==> flow/design.v <==
module early_debouncer (
    input  logic clk,
    input  logic rst,
    input  logic in,
    output logic out
);
  localparam int N = 18;
  typedef enum {
    s_zero,
    s_wait,
    s_one
  } state_t;
  state_t current_state, next_state;
  logic [N-1:0] current_count, next_count;
  logic ms_ticks;
  assign ms_tick = (current_count == 0) ? 1'b1 : 1'b0;
  assign next_count = current_count + 1;
  always_ff @(posedge clk) begin
    if (rst) begin
      current_count <= 0;
      current_state <= s_zero;
    end else begin
      current_count <= next_count;
      current_state <= next_state;
    end
  end
  always_comb begin
    next_state = current_state;
    out = 1'b0;
    case (current_state)
      s_zero: begin
        if (in) begin
          next_state = s_wait;
        end else begin
          next_state = s_zero;
        end
      end
      s_wait: begin
        out = 1'b1;
        if (ms_tick && in) begin
          next_state = s_one;
        end else begin
          next_state = s_wait;
        end
      end
      s_one: begin
        out = 1'b1;
        if (!in) begin
          next_state = s_zero;
        end else begin
          next_state = s_one;
        end
      end
      default: next_state = s_zero;
    endcase
  end
endmodule
# [Step by step through the tools: early_debouncer]
# Tool output for the design above, in the order of the flow.
# Line numbers count from 1 in the design file above.
# Cell names lack the library's common part.
# The mark n/a stands for no value.
[design] design="early_debouncer" clk_port="clk" cell_library="sky130hd" corner="tt_025C_1v80"

# [Elaborated design]
# Source: Yosys, flattened and elaborated, memories not mapped. Widths are those after wreduce; folded enables and synchronous resets count as part of the registers. Registers that Yosys merges into a memory's read port (data or address) are not register bits. Print and check cells do not count. Equal cells are merged and count once.
[classes] add_sub_neg=1 n_eq=2 mux=6 n_reduce_logical=4
[op_table] cell="== test 32 x 1 -> 1 bit (second input constant)" n=1
[op_table] cell="== test 32 x 2 -> 1 bit (second input constant)" n=1
[op_table] cell="zero test 32 bit" n=1
[op_table] cell="adder 18 x 1 -> 18 bit (second input constant)" n=1
[op_table] cell="zero test 18 bit" n=1
[op_table] cell="case mux 2 bit (select 3 bit)" n=1
[op_table] cell="two-way mux 2 bit" n=2
[op_table] cell="two-way mux 1 bit" n=3
[op_table] cell="OR reduction 2 bit" n=1
[op_table] cell="logical AND 1 bit" n=1
[word_totals] reg_bits=50 in_bits=3 out_inout_bits=1 wordCells=15

# [Longest topological paths]
# Yosys ltp: most cells in a row. Word level: on the elaborated netlist, between registers, memories and ports. Mapped: between sequential cells and ports; inverters and the memories' decode and read muxes count.
[depth] word_depth=5 abc_area=0 mapped_depth=6

# [Mapped cells and area]
# Source: synth_stat.txt of the flow (Yosys; design flattened, memories mapped). It holds for the ABC_AREA given above (unset counts as 0); a run with the other value may have another netlist.
# Totals and module areas in this step are rounded.
[types] cell_type="dfxtp_1" n=21 area_total_um2=420.403
[types] cell_type="xor2_1" n=9 area_total_um2=78.826
[types] cell_type="nor2_1" n=13 area_total_um2=48.797
[types] cell_type="a21oi_1" n=9 area_total_um2=45.043
[types] cell_type="nand4_1" n=6 area_total_um2=37.536
[types] cell_type="nand3_1" n=6 area_total_um2=30.029
[types] cell_type="o31ai_1" n=4 area_total_um2=30.029
[types] cell_type="or4_1" n=4 area_total_um2=30.029
[types] cell_type="ha_1" n=2 area_total_um2=25.024
[types] cell_type="nand4_4" n=1 area_total_um2=21.27
[types] cell_type="and3_1" n=3 area_total_um2=18.768
[types] cell_type="nand3_4" n=1 area_total_um2=17.517
[types] cell_type="nor4b_1" n=2 area_total_um2=17.517
[types] cell_type="nand2_1" n=4 area_total_um2=15.014
[types] cell_type="nor4_1" n=2 area_total_um2=12.512
[types] cell_type="and4_4" n=1 area_total_um2=11.261
[types] cell_type="inv_1" n=3 area_total_um2=11.261
[types] cell_type="o21ai_0" n=2 area_total_um2=10.01
# Other cell types: 10; their cells: 11.
[synth_totals] cells=104 yosys_area_um2=950 ffs=21 n_buf=3

# [Path before layout]
# OpenSTA on the mapped netlist: ideal clock, no wires. The path of least setup slack (recovery checks aside). Input and output delay are each 20% of the period. Register names are those of the netlist, which keeps one name where synthesis merged equal registers.
[synth_timing] kind="flip-flop to flip-flop" startpoint="register current_count[6]" endpoint="register current_count[15]" clock_period_ps=1520 setup_ps=70 launch_ps=0 t_arrival_ps=1407 required_ps=1450 slack_ps=42 delay_ps=1477 driving_pins=5 path_buffers=0 synth_period_reached_ps=1478
# "delay_ps" = arrival - input delay + setup time.
# "driving_pins": output pins that drive a net of the path, with the launching flip-flop's if there is one; two outputs of one cell count as two.
# "synth_period_reached_ps" is the clock period less the worst setup slack; recovery checks do not enter. This is arithmetic on one report: input and output delays are still those of the set period (20% each).
# The rows between start and end are the longest chain of elaborated cells between them; the timing report does not say that the signal goes this way. Where chains are equally long, one stands for them.
# Each line given opens the expression or statement behind the cell; cells for indexed reads and writes are added by Yosys, which also makes memories of some case tables.
[synth_between] path_cell_list="dfxtp_1 and4_4 nand4_4 or4_1 a21oi_1" elab_chain_len=1
[synth_lines] item="start, declared" line_no=14 rtl="logic [N-1:0] current_count, next_count;"
[synth_lines] item="start, assigned" line_no=20 rtl="current_count <= 0;"
[synth_lines] item="start, assigned" line_no=23 rtl="current_count <= next_count;"
[synth_lines] item="adder 18 x 1 -> 18 bit" line_no=17 rtl="assign next_count = current_count + 1;"
[synth_lines] item="end, assigned" line_no=20
[synth_lines] item="end, assigned" line_no=23
[synth_lines] item="end, declared" line_no=14

# [Path in the finished layout]
# From the final timing report of stored run 1: the path of least setup slack in the routed layout; clock arrival at registers is part of the times.
# The report prints the path's times to 10 ps; the period is as set.
[layout_timing] kind="flip-flop to output port" startpoint="register current_state" endpoint="output port out" clock_period_ps=1550 output_delay_ps=310 launch_ps=300 t_arrival_ps=1210 required_ps=1240 slack_ps=30 driving_pins=3 path_buffers=1
# Where an end lacks its bit number, it is one bit of the signal, or one of the new flip-flops if synthesis recoded a state register.
[layout_between] path_cell_list="dfxtp_1 or2_2 dlygate4sd2_1"
[layout_lines] item="start, declared" line_no=13 rtl="state_t current_state, next_state;"
[layout_lines] item="start, assigned" line_no=21 rtl="current_state <= s_zero;"
[layout_lines] item="start, assigned" line_no=24 rtl="current_state <= next_state;"
[layout_lines] item="end, declared" line_no=5 rtl="output logic out"
# No chain of elaborated cells between the ends is given.

# Flow runs of early_debouncer

Design early_debouncer on sky130hd. What follows are 2 stored runs of the flow, each under its own settings; their order means nothing. The constraints put input and output delay at 20% of the set period each and load the outputs with 0.01 pF.
"power" rests on the timing tool's default activity at the inputs, not on a simulated workload.
The results are shown rounded.
[stored run 1] settings: period_ns=1.55, CORE_UTILIZATION=43, SETUP_SLACK_MARGIN=-0.05, PLACE_DENSITY_LB_ADDON=0.21, CORE_ASPECT_RATIO=0.71, CORE_MARGIN=4, SLEW_MARGIN=0, CAP_MARGIN=20
[stored run 1] result: chip area after synthesis (Yosys) 950 µm², die area 3000 µm², standard-cell area of the final layout 1200 µm², worst setup slack after layout 30 ps, total negative slack 0 ps, worst hold slack 460 ps, power 890 µW
[stored run 2] settings: period_ns=1.79, CORE_UTILIZATION=45, SETUP_SLACK_MARGIN=0.07, PLACE_DENSITY_LB_ADDON=0.25, CORE_MARGIN=6, CELL_PAD_IN_SITES_GLOBAL_PLACEMENT=3, GPL_ROUTABILITY_DRIVEN=0, MIN_ROUTING_LAYER=met1, CAP_MARGIN=20, SLEW_MARGIN=20
[stored run 2] result: did not finish, placement stopped with FLW-0024
