==> flow/design.v <==
`timescale 1ns / 1ps
module prog_sqr_wave (
    input logic clk,
    input logic rst,
    input logic [3:0] m,
    input logic [3:0] n,
    output logic out
);
  logic [11:0] count_reg, count_next, total_period, high_duration;
  assign high_duration = m * 10;
  assign total_period  = (m + n) * 10;
  always_ff @(posedge clk) begin
    if (rst) begin
      count_reg <= 0;
    end else begin
      count_reg <= count_next;
    end
  end
  assign count_next = (count_reg >= total_period - 1) ? 0 : count_reg + 1;
  assign out = (count_reg < high_duration);
endmodule
# From RTL to reports: prog_sqr_wave
# Tool output for the design above, in the order of the flow.
# Lines are those of the file above, counted from 1.
# Cell names lack the library's common part.
# The mark n/a stands for no value.
dict set report setup {
  top_module {prog_sqr_wave}
  clock_port {clk}
  lib {sky130hd}
  pvt_corner {tt_025C_1v80}
}

# After elaboration
# Source: Yosys, flattened and elaborated, memories not mapped. Widths are those after wreduce. Registers that Yosys merges into a memory's read port (data or address) are not register bits. Print and check cells do not count. Equal cells are merged and count once.
dict set report bits {
  regBits 12
  input_bits 10
  n_memories 0
  clocked_rd_ports_x_width 0
  latch_bits 0
  rom_bits 0
  ramBits 0
  word_cells 9
  output_inout_bits 1
}
dict set report op_classes {
  div_mod_pow 0
  cmp 2
  n_mul 2
  n_eq 0
  bitwise 0
  addsub 3
  n_mux 0
  reduce_logical 1
  shifts 0
}
# op n
set ops {}
lappend ops {{12-bit by 32-bit >= comparator with 1-bit output} 1}
lappend ops {{5-bit by 3-bit multiplier with 8-bit output with constant B} 1}
lappend ops {{4-bit by 3-bit multiplier with 7-bit output with constant B} 1}
lappend ops {{12-bit by 1-bit adder with 12-bit output with constant B} 1}
lappend ops {{12-bit by 8-bit less-than comparator with 1-bit output} 1}
lappend ops {{9-bit by 1-bit subtractor with 10-bit output with constant B} 1}
lappend ops {{4-bit by 4-bit adder with 5-bit output} 1}
lappend ops {{2-bit OR reduction} 1}

# Depth
# Longest topological path by Yosys (ltp), each cell counted once; first at word level (registers and memories cut), then after technology mapping (sequential cells cut; the memories' decode and read muxes count).
dict set report depth {
  ltp_word 5
  ABC_AREA 0
  ltp_mapped 19
}

# Mapped cells and area
# The flow's flattened synthesis, as Yosys stat reports it; memories are mapped. The netlist is that of the ABC_AREA named above (0 if unset); the other value can give another one.
# Totals and module areas in this step are rounded.
# cell_type n
set by_type {}
lappend by_type {ha_1 32}
lappend by_type {dfxtp_1 12}
lappend by_type {xnor2_1 16}
lappend by_type {nor3_2 10}
lappend by_type {a21o_1 8}
lappend by_type {fa_1 3}
lappend by_type {xor2_1 6}
lappend by_type {nand3_1 8}
lappend by_type {inv_1 9}
lappend by_type {a21oi_1 6}
lappend by_type {nand2_1 8}
lappend by_type {nor2_1 8}
lappend by_type {nor3_1 5}
lappend by_type {nand2b_1 3}
lappend by_type {nand4_1 3}
lappend by_type {a21o_4 1}
lappend by_type {a221oi_2 1}
lappend by_type {o21a_1 2}
# Other cell types: 22; their cells: 23.
dict set report synth_totals {
  stdcells 164
  seqArea_um2 240
  n_buf 2
  flip_flops 12
  synth_area_um2 1500
}

# Worst setup path after synthesis
# Source: OpenSTA report_checks on the synthesized netlist (no wires, ideal clock, input and output delay 20% of the period each), path of least setup slack; recovery checks are left aside. Register names are those of the netlist, which keeps one name where synthesis merged equal registers.
dict set report synth_path {
  path_type {input to register}
  from {input m[0]}
  to {register count_reg[11]}
  driving_pins 17
  t_first_pin_ns 1.464
  t_required_ns 7.246
  in_delay_ns 1.464
  clock_period_ns 7.32
  arrival_time_ns 5.377
  path_delay_ns 3.987
  setup_ns 0.074
  slack_ns 1.869
  synth_period_reached_ns 5.451
}
# "path_delay_ns" is the arrival time less input delay plus setup time.
# "driving_pins" counts driving pins, that of a launching flip-flop among them; a cell with two outputs on the path counts twice.
# "synth_period_reached_ns" is the clock period less the worst setup slack; recovery checks do not enter. This is arithmetic on one report: input and output delays are still those of the set period (20% each).
# The rows between start and end are the longest chain of elaborated cells between them; the timing report does not say that the signal goes this way. Where chains are equally long, one stands for them.
# A line is the first line of the expression or statement that the cell stems from. Yosys adds cells for indexed reads and writes and turns some case tables into memories.
dict set report synth_between {
  path_cell_list {ha_1 -> fa_1 -> a21o_1 -> a21o_4 -> ha_1 -> fa_1 -> nor3_1 -> nand3_1 -> or2_2 -> mux2i_1 -> nand2_1 -> ha_1 -> a211o_2 -> a21oi_1 -> a221oi_2 -> buf_6 -> nor3_2}
  elab_chain_len 5
  cone_cells 5
  cone_lines 2
}
# item line_no
set synth_rtl {}
lappend synth_rtl {{start, declared} 5} ;# input logic [3:0] m,
lappend synth_rtl {{4-bit by 4-bit adder with 5-bit output} 11} ;# assign total_period  = (m + n) * 10;
lappend synth_rtl {{5-bit by 3-bit multiplier with 8-bit output} 11}
lappend synth_rtl {{9-bit by 1-bit subtractor with 10-bit output} 19} ;# assign count_next = (count_reg >= total_period - 1) ? 0 : count_reg + 1;
lappend synth_rtl {{12-bit by 32-bit >= comparator with 1-bit output} 19}
lappend synth_rtl {{2-bit OR reduction} n/a}
lappend synth_rtl {{end, assigned} 14} ;# count_reg <= 0;
lappend synth_rtl {{end, assigned} 16} ;# count_reg <= count_next;
lappend synth_rtl {{end, declared} 9} ;# logic [11:0] count_reg, count_next, total_period, high_duration;

# Timing after layout
# Path of least setup slack in the final report of run A (OpenROAD, finished layout, wires in). Where an end is a register, its clock arrival counts in the times.
dict set report layout_path {
  path_type {input to register}
  from {input n[0]}
  to {register count_reg[4]}
  driving_pins 20
  clock_period_ns 7.63
  setup_ns 0.13
  t_required_ns 7.79
  t_first_pin_ns 1.53
  arrival_time_ns 6.01
  slack_ns 1.78
  in_delay_ns 1.53
}
# The rows between start and end are the longest chain of elaborated cells between them; the timing report does not say that the signal goes this way. Where chains are equally long, one stands for them.
dict set report layout_between {
  path_cell_list {clkdlybuf4s50_1 -> ha_4 -> fa_1 -> a21o_1 -> a21o_4 -> ha_2 -> or2_0 -> a221oi_4 -> nor2_4 -> xnor2_2 -> nand3_1 -> xnor2_1 -> ha_1 -> a22o_1 -> nor4_2 -> o21ai_1 -> o2111ai_2 -> a221oi_4 -> buf_6 -> nor3_2}
  elab_chain_len 5
  cone_cells 5
  cone_lines 2
}
# item line_no
set layout_rtl {}
lappend layout_rtl {{start, declared} 6} ;# input logic [3:0] n,
lappend layout_rtl {{4-bit by 4-bit adder with 5-bit output} 11} ;# assign total_period  = (m + n) * 10;
lappend layout_rtl {{5-bit by 3-bit multiplier with 8-bit output} 11}
lappend layout_rtl {{9-bit by 1-bit subtractor with 10-bit output} 19} ;# assign count_next = (count_reg >= total_period - 1) ? 0 : count_reg + 1;
lappend layout_rtl {{12-bit by 32-bit >= comparator with 1-bit output} 19}
lappend layout_rtl {{2-bit OR reduction} n/a}
lappend layout_rtl {{end, assigned} 14} ;# count_reg <= 0;
lappend layout_rtl {{end, assigned} 16} ;# count_reg <= count_next;
lappend layout_rtl {{end, declared} 9} ;# logic [11:0] count_reg, count_next, total_period, high_duration;

; Below are 2 stored runs of the flow (Yosys, OpenROAD; platform sky130hd) on prog_sqr_wave, each with its settings and what was measured, unordered. Constraints: input delay and output delay 20% of the set period each, output load 0.01 pF.
; "timing.achieved_period_ns" means the clock period less the worst setup slack. The figure is calculated, with input and output delays left at 20% of the set period.
; "worst_path_time_ns" means the part of the period allowed to the worst setup path (the constraints hold back 20% at inputs and 20% at outputs) less its slack; where the path has registers, the arrival times of their clocks count too.
; "design_power_w" is the tool's figure for a default switching activity; nothing was simulated.
; The measured numbers are rounded.

[run A: settings]
period_ns = 7.63
CORE_UTILIZATION = 71
SETUP_SLACK_MARGIN = 1.68
PLACE_DENSITY_LB_ADDON = 0.22
TNS_END_PERCENT = 75
GPL_ROUTABILITY_DRIVEN = 0
CTS_CLUSTER_SIZE = 49
CAP_MARGIN = 40
MIN_ROUTING_LAYER = met1
CORE_MARGIN = 2
SLEW_MARGIN = 20
[run A: results]
timing.achieved_period_ns = 5.850
layout_stdcell_area_um2 = 1800
post_route_util_pct = 93
timing.setup.tns_ns = 0.000
design_power_w = 0.0003
design_die_area_um2 = 2500
final_setup_ws_ns = 1.8
yosys.chip_area_um2 = 1500
holdWs_ns = 0.56
worst_path_time_ns = 4.32
path_kind = input to register

[run B: settings]
period_ns = 9.16
CORE_UTILIZATION = 43
SETUP_SLACK_MARGIN = 2.7
PLACE_DENSITY_LB_ADDON = 0.21
HOLD_SLACK_MARGIN = 0.04
CORE_MARGIN = 8
CTS_CLUSTER_SIZE = 67
MAX_ROUTING_LAYER = met4
CAP_MARGIN = 20
SLEW_MARGIN = 20
[run B: results]
holdWs_ns = 0.54
design_power_w = 0.00022
yosys.chip_area_um2 = 1500
timing.achieved_period_ns = 6.194
final_setup_ws_ns = 3.0
layout_stdcell_area_um2 = 1800
design_die_area_um2 = 5700
worst_path_time_ns = 4.36
path_kind = input to register
timing.setup.tns_ns = 0.000
post_route_util_pct = 53
